==> flow/design.v <==
module uart_rx(
input wire clk,
input wire [23:0] bit_rate_divisor,
input wire UART_RX,
output reg [7:0] data,
output reg data_ready,
input wire data_acknowledge
);
reg [23:0] bit_timer = 1'b0;
reg [31:0] bit_position = 0;
reg [9:0] rx_data;
parameter [1:0]
  Idle = 0,
  WaitingForMidBit = 1,
  WaitingForNextBit = 2,
  WaitForRise = 3;
reg [1:0] rx_state = Idle;
reg [3:0] uart_rx_debounced = 1'b1;
reg uart_rx_bit = 1'b1;
reg data_ready_internal = 1'b0;
reg rx_gone_high = 1'b0;
  always @(posedge clk) begin : P1
    uart_rx_debounced <= {uart_rx_debounced[2:0],UART_RX};
    if(uart_rx_debounced == 4'h0 && uart_rx_bit == 1'b1) begin
      uart_rx_bit <= 1'b0;
    end
    if(uart_rx_debounced == 4'hF && uart_rx_bit == 1'b0) begin
      uart_rx_bit <= 1'b1;
    end
    if(uart_rx_debounced == 4'hF) begin
      rx_gone_high <= 1'b1;
    end
    if((bit_timer) < (bit_rate_divisor)) begin
      bit_timer <= bit_timer + 1;
    end
    else begin
      bit_timer <= {24{1'b0}};
    end
    if(rx_state == Idle && uart_rx_bit == 1'b0 && rx_gone_high == 1'b1) begin
      bit_timer <= {24{1'b0}};
      bit_position <= 0;
      rx_state <= WaitingForMidBit;
    end
    if(data_acknowledge == 1'b1 && data_ready_internal == 1'b1) begin
      data_ready <= 1'b0;
      data_ready_internal <= 1'b0;
    end
    if(rx_state == WaitingForMidBit && bit_timer == {1'b0,bit_rate_divisor[23:1]}) begin
      rx_data[bit_position] <= uart_rx_bit;
      if(bit_position < 9) begin
        bit_position <= bit_position + 1;
        rx_state <= WaitingForNextBit;
      end
      else begin
        data <= rx_data[8:1];
        data_ready <= 1'b1;
        data_ready_internal <= 1'b1;
        bit_timer <= 1;
        rx_state <= WaitForRise;
      end
    end
    if(bit_timer == 0 && rx_state == WaitingForNextBit) begin
      rx_state <= WaitingForMidBit;
    end
    if((bit_timer == 0 || uart_rx_bit == 1'b1) && rx_state == WaitForRise) begin
      rx_state <= Idle;
      rx_gone_high <= 1'b0;
    end
  end
endmodule
* Step by step through the tools: uart_rx
The steps from the RTL of uart_rx to its reports follow in flow order. Lines are those of the file above, counted from 1. Not given: -
Design: top uart_rx, clock input clk, standard-cell library sky130hd, corner tt_025C_1v80

* Word-level counts
Counts by Yosys on the flattened word-level netlist (proc, flatten, opt, wreduce; memories kept). Register bits leave out memories and registers merged into their read ports (data or address). Print and check cells are left out. Cells with the same type and inputs are merged into one.
Word-level totals: flip-flop bits (word level) 84, input port bits 27, output and inout bits 9
Cells by class: bitwise operators 5, $lt $le $gt $ge 2, eq/ne operators 5, reduce/logical cells 16, muxes and demuxes 17, shifts and indexed selects 2, $add $sub $neg 3
Operators with widths (number):
- two-way mux 32 bit | 3
- two-way mux 24 bit | 4
- variable shift 1 x 33 -> 10 bit | 1
- variable shift 1 x 33 -> 10 bit (first input constant) | 1
- negator 32 -> 33 bit | 1
- adder 32 x 1 -> 32 bit (second input constant) | 1
- < comparator 32 x 4 -> 1 bit (second input constant) | 1
- adder 24 x 1 -> 24 bit (second input constant) | 1
- == test 24 x 23 -> 1 bit | 1
- < comparator 24 bit | 1
- logical NOT 24 bit | 1
- AND 10 bit | 1
- bitwise OR 10 bit | 1
- inverter 10 bit | 1
- logical AND 1 bit | 8
- two-way mux 1 bit | 8
- == test 2 bit (second input constant) | 2
- == test 4 bit (second input constant) | 1
- logical NOT 4 bit | 1
- two-way mux 2 bit | 2
- nonzero test 3 bit | 1
- inverter 1 bit | 2
- == test 2 x 1 -> 1 bit (second input constant) | 1
- logical NOT 2 bit | 1
- AND reduction 2 bit | 1
- nonzero test 2 bit | 1
- OR reduction 2 bit | 1
- logical OR 1 bit | 1

* Depth
Yosys ltp: most cells in a row. Word level: on the elaborated netlist, between registers, memories and ports. Mapped: between sequential cells and ports; inverters and the memories' decode and read muxes count.
Depth: depth in word-level cells 6, ABC_AREA 0, gate-level depth with buffers 13

* After synthesis
Source: synth_stat.txt of the flow (Yosys; design flattened, memories mapped). It holds for the ABC_AREA given above (unset counts as 0); a run with the other value may have another netlist. Totals and module areas in this step are rounded.
Mapped netlist: buffers 27, chip area (Yosys) 4990 µm², sequential part of the area 1802 µm², mapped flip-flops 82, standard cells after synthesis 588
Cells by type:
- sky130_fd_sc_hd__dfxtp_1 | number 66, area in all 1.32E+03 µm²
- sky130_fd_sc_hd__edfxtp_1 | number 16, area in all 480.461 µm²
- sky130_fd_sc_hd__xnor2_1 | number 47, area in all 411.645 µm²
- sky130_fd_sc_hd__ha_1 | number 27, area in all 337.824 µm²
- sky130_fd_sc_hd__nand2_1 | number 58, area in all 217.709 µm²
- sky130_fd_sc_hd__nand4_1 | number 30, area in all 187.68 µm²
- sky130_fd_sc_hd__a21oi_1 | number 34, area in all 170.163 µm²
- sky130_fd_sc_hd__nor2b_1 | number 27, area in all 168.912 µm²
- sky130_fd_sc_hd__nor2_1 | number 42, area in all 157.651 µm²
- sky130_fd_sc_hd__inv_1 | number 36, area in all 135.13 µm²
- sky130_fd_sc_hd__nor3_1 | number 27, area in all 135.13 µm²
- sky130_fd_sc_hd__xor2_1 | number 13, area in all 113.859 µm²
- sky130_fd_sc_hd__mux2_1 | number 8, area in all 90.086 µm²
- sky130_fd_sc_hd__nor4_1 | number 14, area in all 87.584 µm²
- sky130_fd_sc_hd__clkbuf_1 | number 22, area in all 82.579 µm²
- sky130_fd_sc_hd__o21ai_0 | number 15, area in all 75.072 µm²
- sky130_fd_sc_hd__nand3_1 | number 13, area in all 65.062 µm²
- sky130_fd_sc_hd__a21o_1 | number 7, area in all 52.55 µm²
Other cell types: 40; their cells: 86.

* Timing after synthesis
OpenSTA on the mapped netlist: ideal clock, no wires. The path of least setup slack (recovery checks aside). Input and output delay are each 20% of the period. Register names are those of the netlist, which keeps one name where synthesis merged equal registers.
Timing path after synthesis: kind register -> register, start register bit_position[0], end register rx_data[1], stages on the path 12, setup time 0.262 ns, data required time 3.458 ns, period 3.72 ns, buffers on the path 1, delay of the path 3.812 ns, arrival time 3.550 ns, slack -0.092 ns, synthesis period reached 3.812 ns
"delay of the path" = arrival - input delay + setup time. "stages on the path": output pins that drive a net of the path, with the launching flip-flop's if there is one; two outputs of one cell count as two. "synthesis period reached" is the clock period less the worst setup slack; recovery checks do not enter. This is arithmetic on one report: input and output delays are still those of the set period (20% each). Between the ends stands the longest chain of elaborated cells between them, by number of cells; it is not shown to be the way that was timed. Of several equally long chains one is given. Each line given opens the expression or statement behind the cell; cells for indexed reads and writes are added by Yosys, which also makes memories of some case tables. Where a signal picks the word or bit written, the line may be left out of the assigning lines.
On the way, after synthesis: cell sequence sky130_fd_sc_hd__dfxtp_1 sky130_fd_sc_hd__clkbuf_1 sky130_fd_sc_hd__inv_1 sky130_fd_sc_hd__ha_1 sky130_fd_sc_hd__or4b_1 sky130_fd_sc_hd__or4_1 sky130_fd_sc_hd__nor2_1 sky130_fd_sc_hd__mux2_2 sky130_fd_sc_hd__or3_1 sky130_fd_sc_hd__a2111o_1 sky130_fd_sc_hd__nor4b_2 sky130_fd_sc_hd__mux2_1, length of the longest elaborated chain 5
RTL lines, path after synthesis:
- start, declared | RTL line 10 | reg [31:0] bit_position = 0;
- start, assigned | RTL line 41 | bit_position <= 0;
- start, assigned | RTL line 51 | bit_position <= bit_position + 1;
- negator 32 -> 33 bit | RTL line 49 | rx_data[bit_position] <= uart_rx_bit;
- variable shift 1 x 33 -> 10 bit | RTL line 49
- inverter 10 bit | RTL line 49
- AND 10 bit | RTL line 49
- bitwise OR 10 bit | RTL line 49
- end, declared | RTL line 11 | reg [9:0] rx_data;

* Timing after layout
Path of least setup slack in the final report of run B (OpenROAD, finished layout, wires in). Where an end is a register, its clock arrival counts in the times.
Timing path after layout: kind register -> register, start register bit_position[0], end register rx_data[1], period 4.57 ns, buffers on the path 1, data required time 4.66 ns, setup time 0.25 ns, arrival time 4.38 ns, stages on the path 12, slack 0.28 ns
Between the ends stands the longest chain of elaborated cells between them, by number of cells; it is not shown to be the way that was timed. Of several equally long chains one is given. Where a signal picks the word or bit written, the line may be left out of the assigning lines.
On the way, after layout: cell sequence sky130_fd_sc_hd__dfxtp_1 sky130_fd_sc_hd__clkbuf_1 sky130_fd_sc_hd__inv_1 sky130_fd_sc_hd__ha_1 sky130_fd_sc_hd__or4b_1 sky130_fd_sc_hd__or4_1 sky130_fd_sc_hd__nor2_1 sky130_fd_sc_hd__mux2_2 sky130_fd_sc_hd__or3_1 sky130_fd_sc_hd__a2111o_1 sky130_fd_sc_hd__nor4b_2 sky130_fd_sc_hd__mux2_1, length of the longest elaborated chain 5
RTL lines, path after layout:
- start, declared | RTL line 10 | reg [31:0] bit_position = 0;
- start, assigned | RTL line 41 | bit_position <= 0;
- start, assigned | RTL line 51 | bit_position <= bit_position + 1;
- negator 32 -> 33 bit | RTL line 49 | rx_data[bit_position] <= uart_rx_bit;
- variable shift 1 x 33 -> 10 bit | RTL line 49
- inverter 10 bit | RTL line 49
- AND 10 bit | RTL line 49
- bitwise OR 10 bit | RTL line 49
- end, declared | RTL line 11 | reg [9:0] rx_data;

==> results <==
Flow measurements of uart_rx on sky130hd: 2 stored runs with different settings, listed in no order. Input and output delays are each 20% of the period that was set; the output load is 0.01 pF.
"worst setup path time" = time allowed to the worst setup path (clock period - input delay - output delay, where it has them) - its slack; a late launch clock adds to it, a late capture clock takes from it.
Values from the reports are rounded here.
[run A] settings: period_ns=4.17, CORE_UTILIZATION=54, PLACE_DENSITY_LB_ADDON=0.11, CORE_MARGIN=2, CELL_PAD_IN_SITES_GLOBAL_PLACEMENT=2, TNS_END_PERCENT=55, ABC_AREA=1, GPL_TIMING_DRIVEN=0, SLEW_MARGIN=30, MIN_ROUTING_LAYER=met1, MAX_ROUTING_LAYER=met5, CAP_MARGIN=20
[run A] result: did not finish, placement stopped with FLW-0024
[run B] settings: period_ns=4.57, CORE_UTILIZATION=36, SETUP_SLACK_MARGIN=-0.4, PLACE_DENSITY=0.91, CELL_PAD_IN_SITES_GLOBAL_PLACEMENT=0, CELL_PAD_IN_SITES_DETAIL_PLACEMENT=0, ABC_AREA=0, GPL_TIMING_DRIVEN=0, CTS_CLUSTER_SIZE=38, CTS_CLUSTER_DIAMETER=272, MAX_ROUTING_LAYER=met4, CAP_MARGIN=20, CORE_MARGIN=2, SLEW_MARGIN=20
[run B] result: chip area after synthesis (Yosys) 4990 µm², die area 14820 µm², standard-cell area of the final layout 5867 µm², utilization 42.8%, worst setup slack after layout 0.281 ns, worst hold slack 0.367 ns, worst setup path time 4.29 ns, worst setup path kind register -> register
